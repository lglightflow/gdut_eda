==> flow/design.v <==
module cnt121a( Q,TC,MR,Clk,CEP,CET,PE,D );
    input MR,Clk,CEP,CET,PE;
    input [7:0]D;
    output [7:0]Q;
    output TC;
    reg [7:0]Q;
    always @(negedge MR,posedge Clk)
        if(!MR)
            begin
                Q=0;
            end
        else if(CEP&CET&PE)
            begin
                Q=Q+1;
                if(Q==8'b01111000)
                    Q=0;
                end
        else if(!PE)
            Q=D;
    assign TC=&{CET,Q};
endmodule
; From RTL to reports: cnt121a
; Tool output for the design above, in the order of the flow.
; Line numbers count from 1 in the design file above.
; Operators: Yosys type, input widths -> output width; for muxes data width and select width s.
; Library cell names are shortened.
; Not given: --
[setup]
top = cnt121a
clock_port = Clk
library = sky130hd
corner = tt_025C_1v80

; Elaborated design
; Yosys after proc, flatten, opt, wreduce and memory -nomap, before mapping. Memory bits, and registers merged into a memory's read port (data or address), are not among the register bits. Print and check cells are not counted. Equal cells are merged and count once.
[op_classes]
n_addsub = 1
equal = 2
mux = 3
bitwise = 2
reduce_and_logical = 1
[op_table]
columns = operator, count
row1 = $mux 8, 3
row2 = $reduce_and 9->1, 1
row3 = $add 8x1->8 const B, 1
row4 = $eq 8x7->1 const B, 1
row5 = $and 1x1->1, 2
row6 = $ne 2x1->1 const B, 1
[bits]
ff_bits = 8
input_bits = 13
word_cells = 10

; Longest topological paths
; Yosys ltp: most cells in a row. Word level: on the elaborated netlist, between registers, memories and ports. Mapped: between sequential cells and ports; inverters and the memories' decode and read muxes count.
[depth]
ltp_word = 4
ABC_AREA = 1
ltp_mapped = 10
depth_no_buf = 10

; Mapped cells and area
; The flow's flattened synthesis, as Yosys stat reports it; memories are mapped. The netlist is that of the ABC_AREA named above (0 if unset); the other value can give another one.
; The area totals of this step are shown rounded.
[by_type]
columns = type, count, area_total_um2
row1 = dfrtp_1, 8, 200.192
row2 = nand2_1, 25, 93.84
row3 = nor2_1, 12, 45.043
row4 = inv_1, 11, 41.29
row5 = a21oi_1, 6, 30.029
row6 = nand3_1, 6, 30.029
row7 = ha_1, 2, 25.024
row8 = o22ai_1, 4, 25.024
row9 = nand4_1, 3, 18.768
row10 = nand2_2, 2, 12.512
row11 = inv_2, 3, 11.261
row12 = nand3_2, 1, 10.01
row13 = o221ai_1, 1, 8.758
row14 = a22oi_1, 1, 7.507
row15 = o21bai_1, 1, 7.507
row16 = nor2_2, 1, 6.256
row17 = clkinv_1, 1, 3.754
[mapped]
cells = 88
yosys_area_um2 = 577
flip_flops = 8

; Path before layout
; Path of least setup slack by OpenSTA after synthesis, without wires, with an ideal clock, recovery checks aside; 20% of the period is set as input and as output delay. Where synthesis merged equal registers, the netlist keeps one of their names.
[synth_timing]
kind = reg2out
from = reg Q[0]
to = out TC
tclk_ps = 1610
output_delay_ps = 322
t_arrival_ps = 1119
required_ps = 1288
slack_ps = 169
path_delay_ps = 1119
path_stages = 6
n_path_buf = 0
period_less_setup_slack_ps = 1441
; "path_delay_ps" is the arrival time less input delay plus setup time.
; At an output port there is no setup time.
; "path_stages" counts driving pins, that of a launching flip-flop among them; a cell with two outputs on the path counts twice.
; "period_less_setup_slack_ps" = period - worst setup slack (recovery checks aside). The figure is calculated, with input and output delays left at 20% of the set period.
; Between the ends stands the longest chain of elaborated cells between them, by number of cells; it is not shown to be the way that was timed. Of several equally long chains one is given.
; A line is the first line of the expression or statement that the cell stems from. Yosys adds cells for indexed reads and writes and turns some case tables into memories.
; A register here has more assigning lines than the two given.
[synth_between]
cell_sequence = dfrtp_1 -> ha_1 -> nand2_1 -> inv_1 -> nand4_1 -> nor2_1
elab_chain_len = 1
cone_cells = 1
[synth_lines]
columns = element, line_no
row1 = start: declaration, 4  ; output [7:0]Q;
row2 = start: assignment, 10  ; Q=0;
row3 = start: assignment, 14  ; Q=Q+1;
row4 = $reduce_and 9->1, 20  ; assign TC=&{CET,Q};
row5 = end: declaration, 5  ; output TC;

; Worst path after layout
; From the final timing report of flow run 1: the path of least setup slack in the routed layout; clock arrival at registers is part of the times.
; The report prints the path's times to 10 ps; the period is as set.
[layout_timing]
kind = reg2out
from = reg Q[0]
to = out TC
tclk_ps = 3170
output_delay_ps = 630
t_arrival_ps = 1910
required_ps = 2540
slack_ps = 630
path_stages = 7
n_path_buf = 1
; Between the ends stands the longest chain of elaborated cells between them, by number of cells; it is not shown to be the way that was timed. Of several equally long chains one is given.
; A register here has more assigning lines than the two given.
[layout_between]
cell_sequence = dfrtp_1 -> ha_1 -> nand2_1 -> inv_1 -> nand4_1 -> nor2_1 -> clkdlybuf4s50_1
elab_chain_len = 1
cone_cells = 1
[layout_lines]
columns = element, line_no
row1 = start: declaration, 4  ; output [7:0]Q;
row2 = start: assignment, 10  ; Q=0;
row3 = start: assignment, 14  ; Q=Q+1;
row4 = $reduce_and 9->1, 20  ; assign TC=&{CET,Q};
row5 = end: declaration, 5  ; output TC;

; Measured data: module cnt121a, platform sky130hd, 2 stored runs of the flow under differing settings, order arbitrary. Input and output delays are each 20% of the period that was set; the output load is 0.01 pF.
; "period_less_ws_ps" = clock period - worst setup slack. The figure is calculated, with input and output delays left at 20% of the set period.
; "worst_path_ps" means the part of the period allowed to the worst setup path (the constraints hold back 20% at inputs and 20% at outputs) less its slack; where the path has registers, the arrival times of their clocks count too.
; "final_power_mw" rests on the timing tool's default activity at the inputs, not on a simulated workload.
; "worst_path_ps" is given in steps of 10 ps.
; The results are shown rounded.

[flow run 1: settings]
period_ns = 3.17
CORE_UTILIZATION = 24
PLACE_DENSITY_LB_ADDON = 0.11
CORE_ASPECT_RATIO = 0.75
CORE_MARGIN = 9
CELL_PAD_IN_SITES_GLOBAL_PLACEMENT = 3
TNS_END_PERCENT = 10
ABC_AREA = 1
GPL_ROUTABILITY_DRIVEN = 1
CTS_CLUSTER_SIZE = 14
CTS_CLUSTER_DIAMETER = 344
CAP_MARGIN = 15
SLEW_MARGIN = 15
[flow run 1: results]
final_stdcell_area_um2 = 850
layout_utilization_frac = 0.398
synthesis_area_um2 = 577
hold_worst_slack_ps = 635
period_less_ws_ps = 2541
design_die_area_um2 = 4510
ws_setup_ps = 629
final_power_mw = 0.323
setup_tns_ps = 0
worst_path_ps = 1910
path_kind = reg2out

[flow run 2: settings]
period_ns = 2.12
CORE_UTILIZATION = 64
SETUP_SLACK_MARGIN = 0.0
PLACE_DENSITY_LB_ADDON = 0.09
CORE_ASPECT_RATIO = 0.62
CORE_MARGIN = 4
CELL_PAD_IN_SITES_DETAIL_PLACEMENT = 2
GPL_TIMING_DRIVEN = 1
GPL_ROUTABILITY_DRIVEN = 0
CTS_CLUSTER_SIZE = 17
CTS_CLUSTER_DIAMETER = 290
CAP_MARGIN = 20
SLEW_MARGIN = 20
[flow run 2: results]
outcome = incomplete, floorplanning halted on PDN-0185
